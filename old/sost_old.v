==> flow/design.v <==
`timescale 1ns / 1ps
module sost(
    input  btn1,                                 
    input clk,
    input reset,                                 
    output reg [3:0] leds,                       
    output reg [3:0] sost,
    output reg btnSost                           
    );
    reg [22:0] counter1;
    reg [22:0] counter2;
    reg [27:0] dopCounter;                        
    localparam delay_800ms = 7999999;
    localparam delay_1s = 9999999;
    localparam delay_3s = 29999999;
    always@(posedge clk)begin
        if (reset==1) begin                      
            sost<=0;
            btnSost<=0;
            counter1<=0;
            counter2<=0;
            dopCounter<=0;
        end
        else begin
            if (btn1==1) begin                  
                if (counter1 == delay_800ms) begin                            
                    if (sost == 6) sost <= 0;
                    else sost <= sost+1;
                    if (btnSost==1) begin  
                        if (dopCounter > delay_1s) btnSost <= 0;                
                    end
                    counter1<=0;
                    counter2<=0;
                end
                else counter1<=counter1 + 1;
                if (dopCounter == delay_3s) begin                         
                    dopCounter = 0;
                    btnSost=1;
                end
                else dopCounter<=dopCounter + 1;
            end
            else begin
                if (counter2 ==  delay_800ms) begin                           
                    counter1 <= 0;
                    counter2 <= 0;                       
                    dopCounter <= 0;
                    if (btnSost==1) begin                                       
                        if (sost == 6) sost <= 0;
                        else sost <= sost+1;
                    end
                end
                else counter2<= counter2+1;
            end
        end
    end
    always@(posedge clk) begin
    if (reset==1) leds<=0;
    else leds <= sost;
    end
endmodule
Tool chain data of sost
The steps from the RTL of sost to its reports follow in flow order. Lines are those of the file above, counted from 1. Operators: Yosys type, input widths -> output width; for muxes data width and select width s. Cell names lack the library's common part. Not given: -

Design top: sost. Clock input: clk. Standard-cell library: sky130hd. Timing corner: tt_025C_1v80.

After elaboration
Counts by Yosys on the flattened word-level netlist (proc, flatten, opt, wreduce; memories kept). Register bits leave out memories and registers merged into their read ports (data or address). Print and check cells are left out. Cells with the same type and inputs are merged into one.

Reduce/logical cells: 4. The figure for mux-type cells is 14. The figure for add/subtract/negate cells is 4. The entry for equal/unequal tests reads 5.

Operators by type and width (count): $mux 23 (6); $mux 28 (3); $add 23x1->23 const B (2); $eq 23x23->1 const B (2); $add 28x1->28 const B (1); $eq 28x25->1 const B (1); $mux 4 (5); $reduce_bool 2->1 (2); $add 4x1->4 const B (1); $eq 4x3->1 const B (1); $reduce_and 3->1 (1); $ne 2x1->1 const B (1); $reduce_and 2->1 (1).

Under word-level cells stands 33. For bits in registers the number is 83. For bits of input ports the number is 3. For output and inout port bits the number is 9.

Longest topological paths
Yosys ltp: most cells in a row. Word level: on the elaborated netlist, between registers, memories and ports. Mapped: between sequential cells and ports; inverters and the memories' decode and read muxes count.

The figure for depth after elaboration is 5. ABC_AREA: 0. The figure for mapped depth is 8. Under mapped depth without buffers stands 6.

Netlist
The flow's flattened synthesis, as Yosys stat reports it; memories are mapped. The netlist is that of the ABC_AREA named above (0 if unset); the other value can give another one.

Cells by type: dfxtp_1 (count 83, total area 1.66E+03 um^2); a21oi_1 (count 56, total area 280.269 um^2); o21ai_0 (count 35, total area 175.168 um^2); nand2_1 (count 45, total area 168.912 um^2); nand4_1 (count 25, total area 156.4 um^2); or4_1 (count 20, total area 150.144 um^2); nand3_1 (count 29, total area 145.139 um^2); a31oi_1 (count 19, total area 118.864 um^2); nor2_1 (count 28, total area 105.101 um^2); o31ai_1 (count 14, total area 105.101 um^2); or3_1 (count 16, total area 100.096 um^2); mux2i_1 (count 9, total area 90.086 um^2); nor3_1 (count 16, total area 80.077 um^2); clkbuf_1 (count 21, total area 78.826 um^2); a21o_1 (count 8, total area 60.058 um^2); inv_1 (count 15, total area 56.304 um^2); xnor2_1 (count 6, total area 52.55 um^2); and3_1 (count 8, total area 50.048 um^2).

Other cell types: 34; their cells: 70.

For buffer cells the number is 27. Flip-flop cells: 83. The figure for standard cells after synthesis is 523. The entry for synthesis area reads 4217.8 um^2. For sequential part of the area the number is 1661.6 um^2.

Worst setup path after synthesis
OpenSTA on the mapped netlist: ideal clock, no wires. The path of least setup slack (recovery checks aside). Input and output delay are each 20% of the period. Register names are those of the netlist, which keeps one name where synthesis merged equal registers.

Path kind: flip-flop to flip-flop. Start point: reg dopCounter[13]. End point: reg dopCounter[7]. Time at the first pin: 0 ps. Arrival time: 1928 ps. Under slack stands 1209 ps. Data required time: 3136 ps. The entry for path buffers reads 1. Under library setup time stands 134 ps. The figure for path delay is 2062 ps. The figure for driving pins on the path is 7. Clock period: 3270 ps. For synthesis period reached the number is 2061 ps.

"path delay" is the arrival time less input delay plus setup time. "driving pins on the path" counts driving pins, that of a launching flip-flop among them; a cell with two outputs on the path counts twice. "synthesis period reached" = period - worst setup slack (recovery checks aside). The figure is calculated, with input and output delays left at 20% of the set period. Between the ends stands the longest chain of elaborated cells between them, by number of cells; it is not shown to be the way that was timed. Of several equally long chains one is given. A line is the first line of the expression or statement that the cell stems from. Yosys adds cells for indexed reads and writes and turns some case tables into memories. At most two assigning lines are given for a register; there are more.

Cell sequence: dfxtp_1 -> or4b_2 -> nor4_2 -> a21oi_1 -> clkbuf_1 -> a31oi_1 -> a31oi_1. The figure for length of the longest elaborated chain is 3. Elaborated cells between the ends (all ways): 3. Under RTL lines with such cells stands 2. Those cells by class: 1 x eq/ne; 2 x mux.

RTL lines, path post-synthesis: start, declared (RTL line 12) `reg [27:0] dopCounter;`; start, assigned (RTL line 22) `dopCounter<=0;`; start, assigned (RTL line 40) `else dopCounter<=dopCounter + 1;`; $eq 28x25->1 (RTL line 36) `if (dopCounter == delay_3s) begin`; $mux 28 (RTL line 36); $mux 28 (RTL line 25) `if (btn1==1) begin`; end, assigned (RTL line 22); end, assigned (RTL line 40); end, declared (RTL line 12).

Worst path after layout
Path of least setup slack in the final report of entry B (OpenROAD, finished layout, wires in). Where an end is a register, its clock arrival counts in the times. The path's times are printed in steps of 10 ps; the period is the one set.

Path kind: input port to flip-flop. Start point: in reset. End point: reg dopCounter[27]. The figure for driving pins on the path is 7. Data required time: 4880 ps. Under slack stands 1690 ps. Under library setup time stands 70 ps. Clock period: 4610 ps. Time at the first pin: 920 ps. For input delay the number is 920 ps. Arrival time: 3190 ps. The entry for path buffers reads 2.

At most two assigning lines are given for a register; there are more.

Cell sequence: clkdlybuf4s50_1 -> inv_1 -> nand2_1 -> a21oi_1 -> clkbuf_1 -> o21ai_0 -> a31oi_1.

RTL lines, path after layout: start, declared (RTL line 5) `input reset,`; end, assigned (RTL line 22) `dopCounter<=0;`; end, assigned (RTL line 40) `else dopCounter<=dopCounter + 1;`; end, declared (RTL line 12) `reg [27:0] dopCounter;`.

No chain of elaborated cells between the ends is given.

Hand-over note for sost

Settings and measured results of 2 stored flow runs for module sost (sky130hd), not sorted in any way. The constraints put input and output delay at 20% of the set period each and load the outputs with 0.01 pF. By "achieved period" is meant the clock period of the run minus its worst setup slack. This is arithmetic on one report: input and output delays are still those of the set period (20% each). By "allowed time less slack (worst setup path)" is meant the share of the clock period that the worst setup path is allowed (20% is reserved at inputs, 20% at outputs), minus its slack. Clock arrival times at its registers enter into it. "total power of the final layout" rests on the timing tool's default activity at the inputs, not on a simulated workload. "allowed time less slack (worst setup path)" is known to 10 ps.

Entry A has these settings: period_ns 2.13; CORE_UTILIZATION 59; SETUP_SLACK_MARGIN 0.62; PLACE_DENSITY_LB_ADDON 0.22; CORE_ASPECT_RATIO 0.57; CELL_PAD_IN_SITES_DETAIL_PLACEMENT 1; TNS_END_PERCENT 90; CTS_CLUSTER_SIZE 90; CTS_CLUSTER_DIAMETER 155; SLEW_MARGIN 10; MAX_ROUTING_LAYER met5; CAP_MARGIN 20; CORE_MARGIN 2. Outcome: not finished: placement ended with error DPL-0033.

Entry B has these settings: period_ns 4.61; CORE_UTILIZATION 19; PLACE_DENSITY 0.53; CELL_PAD_IN_SITES_GLOBAL_PLACEMENT 0; CELL_PAD_IN_SITES_DETAIL_PLACEMENT 1; TNS_END_PERCENT 95; GPL_TIMING_DRIVEN 0; GPL_ROUTABILITY_DRIVEN 0; MAX_ROUTING_LAYER met5; CAP_MARGIN 20; CORE_MARGIN 2; SLEW_MARGIN 20. For the standard-cell area of the final layout the run shows 4,938.5 um^2. The worst-case hold slack reads 479 ps. The total power of the final layout stands at 1,472 uW. The total negative slack on setup checks comes to 0 ps. The smallest setup slack reads 1,690 ps. The achieved period stands at 2,920 ps. The die outline area stands at 23,407.5 um^2. For the allowed time less slack (worst setup path) the run shows 2,000 ps. Worst setup path type: input port to flip-flop. The utilization of the finished layout comes to 0.226. The synthesis area stands at 4,217.8 um^2.

End of note.
