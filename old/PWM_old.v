==> flow/design.v <==
`timescale 1ns / 1ps
module PWM(
    input [7:0] R,G,B,
    input clk, reset,
    output reg [2:0]rgb_led_tri_o
    );
    reg[8:0] counter;
    integer temp1,temp2,temp3;
    reg sostR,sostG,sostB;
    always@(posedge clk)
    begin
        if (reset==1) begin                          
            rgb_led_tri_o <= 0;
            temp1<=0;
            temp2<=0;
            temp3<=0;
            counter <= 0;
        end
        else begin
            if ((temp1!=R)|(temp2!=G)|(temp3!=B)) begin  
                counter = 0;
                temp1 = R;
                temp2 = G;
                temp3 = B;
            end
            if(counter<R)                              
                rgb_led_tri_o[0] <=1'b1;
            else 
                rgb_led_tri_o[0] <=1'b0;
            if(counter<G) 
                rgb_led_tri_o[1] <=1'b1;
            else 
                rgb_led_tri_o[1] <=1'b0;
            if(counter<B) 
                   rgb_led_tri_o[2] <=1'b1;
            else 
                   rgb_led_tri_o[2] <=1'b0;    
            counter<=counter+1;
        end
    end
endmodule
# Step by step through the tools: PWM
# The steps from the RTL of PWM to its reports follow in flow order.
# Lines are those of the file above, counted from 1.
# Library cell names are shortened.
# The mark - stands for no value.
# inputs
top_module	PWM
clk_port	clk
cell_library	sky130hd
lib_corner	tt_025C_1v80

# After elaboration
# Counts by Yosys on the flattened word-level netlist (proc, flatten, opt, wreduce; memories kept). Register bits leave out memories and registers merged into their read ports (data or address); mux counts leave out enables and synchronous resets folded into registers. Print and check cells are left out. Cells with the same type and inputs are merged into one.
# bits
ff_bits	36
in_bits	26
output_inout_bits	3
word_cells	21
# op_classes
n_addsub	1
cmp	3
equal	3
mux	5
n_logic	2
# ops
op	n
< comparator 9 x 8 -> 1 bit	3
inequality test 8 bit	3
two-way mux 9 bit	2
adder 9 x 1 -> 9 bit (second input constant)	1
two-way mux 1 bit	3
bitwise OR 1 bit	2

# Depth
# Longest topological path by Yosys (ltp), each cell counted once; first at word level (registers and memories cut), then after technology mapping (sequential cells cut; the memories' decode and read muxes count).
# logic_depth
depth_word	7
ABC_AREA	0
ltp_mapped	10
depth_no_buf	10

# Netlist
# The flow's flattened synthesis, as Yosys stat reports it; memories are mapped. The netlist is that of the ABC_AREA named above (0 if unset); the other value can give another one.
# Totals and module areas in this step are rounded.
# synth_totals
cell_count	208
yosys_area_um2	1890
seq_area_um2	721
flip_flops	36
buf_cells	3
# types
type	n	type_area_um2
dfxtp_1	36	720.691
xnor2_1	28	245.235
ha_1	19	237.728
nor2_1	35	131.376
inv_1	24	90.086
a21o_1	8	60.058
and3_2	7	52.55
nand4_1	7	43.792
a21oi_1	7	35.034
xor2_1	3	26.275
nand3_1	5	25.024
nor4_4	1	21.27
a221o_1	2	20.019
o211a_1	2	20.019
and4_1	2	17.517
nand2_1	4	15.014
and3_1	2	12.512
nand2b_1	2	12.512
# Not listed: further types 12, cells in them 14.

# Worst setup path after synthesis
# Path of least setup slack by OpenSTA after synthesis, without wires, with an ideal clock, recovery checks aside; 20% of the period is set as input and as output delay. Where synthesis merged equal registers, the netlist keeps one of their names.
# synth_timing
path_type	input port to flip-flop
startpoint	input R[5]
endpoint	register rgb_led_tri_o[2]
tclk_ns	3.54
input_delay_ns	0.708
setup_time_ns	0.070
t_first_pin_ns	0.708
arrival_time_ns	2.801
t_required_ns	3.470
setup_slack_ns	0.669
delay_ns	2.163
path_stages	9
path_buffers	0
period_less_setup_slack_ns	2.871
# "delay_ns" = arrival - input delay + setup time.
# "path_stages" counts driving pins, that of a launching flip-flop among them; a cell with two outputs on the path counts twice.
# "period_less_setup_slack_ns" is the clock period less the worst setup slack; recovery checks do not enter. This is arithmetic on one report: input and output delays are still those of the set period (20% each).
# The rows between start and end are the longest chain of elaborated cells between them; the timing report does not say that the signal goes this way. Where chains are equally long, one stands for them.
# Each line given opens the expression or statement behind the cell; cells for indexed reads and writes are added by Yosys, which also makes memories of some case tables.
# A register here has more assigning lines than the two given.
# synth_between
cell_sequence	xnor2_1 > nand4_1 > nor4_4 > and3_2 > ha_1 > a21o_1 > a221o_1 > maj3_2 > a21oi_1
elab_chain_cells	7
cells_between	7
cone_lines	3
cone_classes	compare (1); eq/ne (1); mux (3); logic (2)
# synth_rtl
element	line_no	text
start: declaration	3	input [7:0] R,G,B,
inequality test 8 bit	20	if ((temp1!=R)|(temp2!=G)|(temp3!=B)) begin
bitwise OR 1 bit x2	20
two-way mux 9 bit	20
two-way mux 9 bit	12	if (reset==1) begin
< comparator 9 x 8 -> 1 bit	34	if(counter<B)
two-way mux 1 bit	34
end: assignment	35	rgb_led_tri_o[2] <=1'b1;
end: assignment	37	rgb_led_tri_o[2] <=1'b0;
end: declaration	5	output reg [2:0]rgb_led_tri_o

# Timing after layout
# From the final timing report of flow run 1: the path of least setup slack in the routed layout; clock arrival at registers is part of the times.
# layout_timing
path_type	flip-flop to flip-flop
startpoint	register temp2[3]
endpoint	register rgb_led_tri_o[2]
tclk_ns	1.73
setup_time_ns	0.06
t_first_pin_ns	0.35
arrival_time_ns	2.91
t_required_ns	2.03
setup_slack_ns	-0.88
path_stages	11
path_buffers	1
# The rows between start and end are the longest chain of elaborated cells between them; the timing report does not say that the signal goes this way. Where chains are equally long, one stands for them.
# A register here has more assigning lines than the two given.
# layout_between
cell_sequence	dfxtp_1 > xnor2_2 > nand4_1 > nor4_4 > buf_4 > and3_4 > ha_4 > o211a_1 > a221o_1 > maj3_2 > a21oi_2
elab_chain_cells	7
cells_between	7
cone_lines	3
cone_classes	compare (1); eq/ne (1); mux (3); logic (2)
# layout_rtl
element	line_no	text
start: assignment	15	temp2<=0;
start: assignment	23	temp2 = G;
inequality test 8 bit	20	if ((temp1!=R)|(temp2!=G)|(temp3!=B)) begin
bitwise OR 1 bit x2	20
two-way mux 9 bit	20
two-way mux 9 bit	12	if (reset==1) begin
< comparator 9 x 8 -> 1 bit	34	if(counter<B)
two-way mux 1 bit	34
end: assignment	35	rgb_led_tri_o[2] <=1'b1;
end: assignment	37	rgb_led_tri_o[2] <=1'b0;
end: declaration	5	output reg [2:0]rgb_led_tri_o

Below are 2 stored runs of the flow (Yosys, OpenROAD; platform sky130hd) on PWM, each with its settings and what was measured, unordered. Constraints: input delay and output delay 20% of the set period each, output load 0.01 pF.
By "timing.achieved_period_ns" is meant the clock period of the run minus its worst setup slack. This is arithmetic on one report: input and output delays are still those of the set period (20% each).
"worst_path_allowed_less_slack_ns": the worst setup path's part of the clock period (all of it between registers, 20% less for each end at a port) less its slack. A launch clock that arrives late makes it longer, a capture clock that arrives late makes it shorter.
"totalPower_mw": no workload was simulated; the value follows from the tool's default switching activity.
Results are given in rounded form.

Flow run 1, flow files:
==> flow/run.sh <==
#!/bin/bash
# the make line also repeats the synthesis and layout settings of config.mk as NAME=value (left out here)
make -C /OpenROAD-flow-scripts/flow DESIGN_CONFIG=/design/flow/config.mk WORK_HOME=/design/flow/orfs CLKGATE_MAP_FILE= finish
==> flow/config.mk <==
export PLATFORM = sky130hd
export DESIGN_NAME = PWM
export DESIGN_NICKNAME = PWM
export VERILOG_FILES = /design/flow/design.v
export SDC_FILE = /design/flow/constraint.sdc
export NUM_CORES = 4
export LEC_CHECK = 0
export CAP_MARGIN = 20
export CELL_PAD_IN_SITES_GLOBAL_PLACEMENT = 0
export CORE_MARGIN = 10
export CORE_UTILIZATION = 61
export CTS_CLUSTER_DIAMETER = 362
export CTS_CLUSTER_SIZE = 86
export GPL_TIMING_DRIVEN = 0
export HOLD_SLACK_MARGIN = 0.02
export MAX_ROUTING_LAYER = met4
export MIN_ROUTING_LAYER = met2
export PLACE_DENSITY_LB_ADDON = 0.29
export SETUP_SLACK_MARGIN = 0.26
export SLEW_MARGIN = 20
export TNS_END_PERCENT = 25
==> flow/constraint.sdc <==
create_clock -name core_clock -period 1.73 [get_ports {clk}]
set_input_delay 0.3460 -clock core_clock [delete_from_list [all_inputs] [get_ports {clk}]]
set_output_delay 0.3460 -clock core_clock [all_outputs]
set_load 0.01 [all_outputs]

==> results of flow run 1, as CSV <==
result,value
hold_worst_slack_ns,0.343
setup_tns_ns,-4.93
ys_area_um2,1890
final_cell_area_um2,2520
die_area_um2,5720
timing.achieved_period_ns,2.610
layout_utilization_pct,84.0
worst_path_allowed_less_slack_ns,2.61
worst_path_kind,"flip-flop to flip-flop"
totalPower_mw,1.73
final_setup_ws_ns,-0.880

Flow run 2, flow files:
==> flow/run.sh <==
#!/bin/bash
# the make line also repeats the synthesis and layout settings of config.mk as NAME=value (left out here)
make -C /OpenROAD-flow-scripts/flow DESIGN_CONFIG=/design/flow/config.mk WORK_HOME=/design/flow/orfs CLKGATE_MAP_FILE= finish
==> flow/config.mk <==
export PLATFORM = sky130hd
export DESIGN_NAME = PWM
export DESIGN_NICKNAME = PWM
export VERILOG_FILES = /design/flow/design.v
export SDC_FILE = /design/flow/constraint.sdc
export NUM_CORES = 4
export LEC_CHECK = 0
export ABC_AREA = 1
export CAP_MARGIN = 20
export CORE_ASPECT_RATIO = 1.27
export CORE_MARGIN = 2
export CORE_UTILIZATION = 43
export GPL_ROUTABILITY_DRIVEN = 1
export PLACE_DENSITY_LB_ADDON = 0.2
export SLEW_MARGIN = 30
export TNS_END_PERCENT = 35
==> flow/constraint.sdc <==
create_clock -name core_clock -period 2.41 [get_ports {clk}]
set_input_delay 0.4820 -clock core_clock [delete_from_list [all_inputs] [get_ports {clk}]]
set_output_delay 0.4820 -clock core_clock [all_outputs]
set_load 0.01 [all_outputs]

==> results of flow run 2, as CSV <==
result,value
hold_worst_slack_ns,0.457
setup_tns_ns,0.000
ys_area_um2,2330
final_cell_area_um2,3340
die_area_um2,6030
timing.achieved_period_ns,2.302
layout_utilization_pct,63.0
worst_path_allowed_less_slack_ns,1.82
worst_path_kind,"input port to flip-flop"
totalPower_mw,1.34
final_setup_ws_ns,0.108
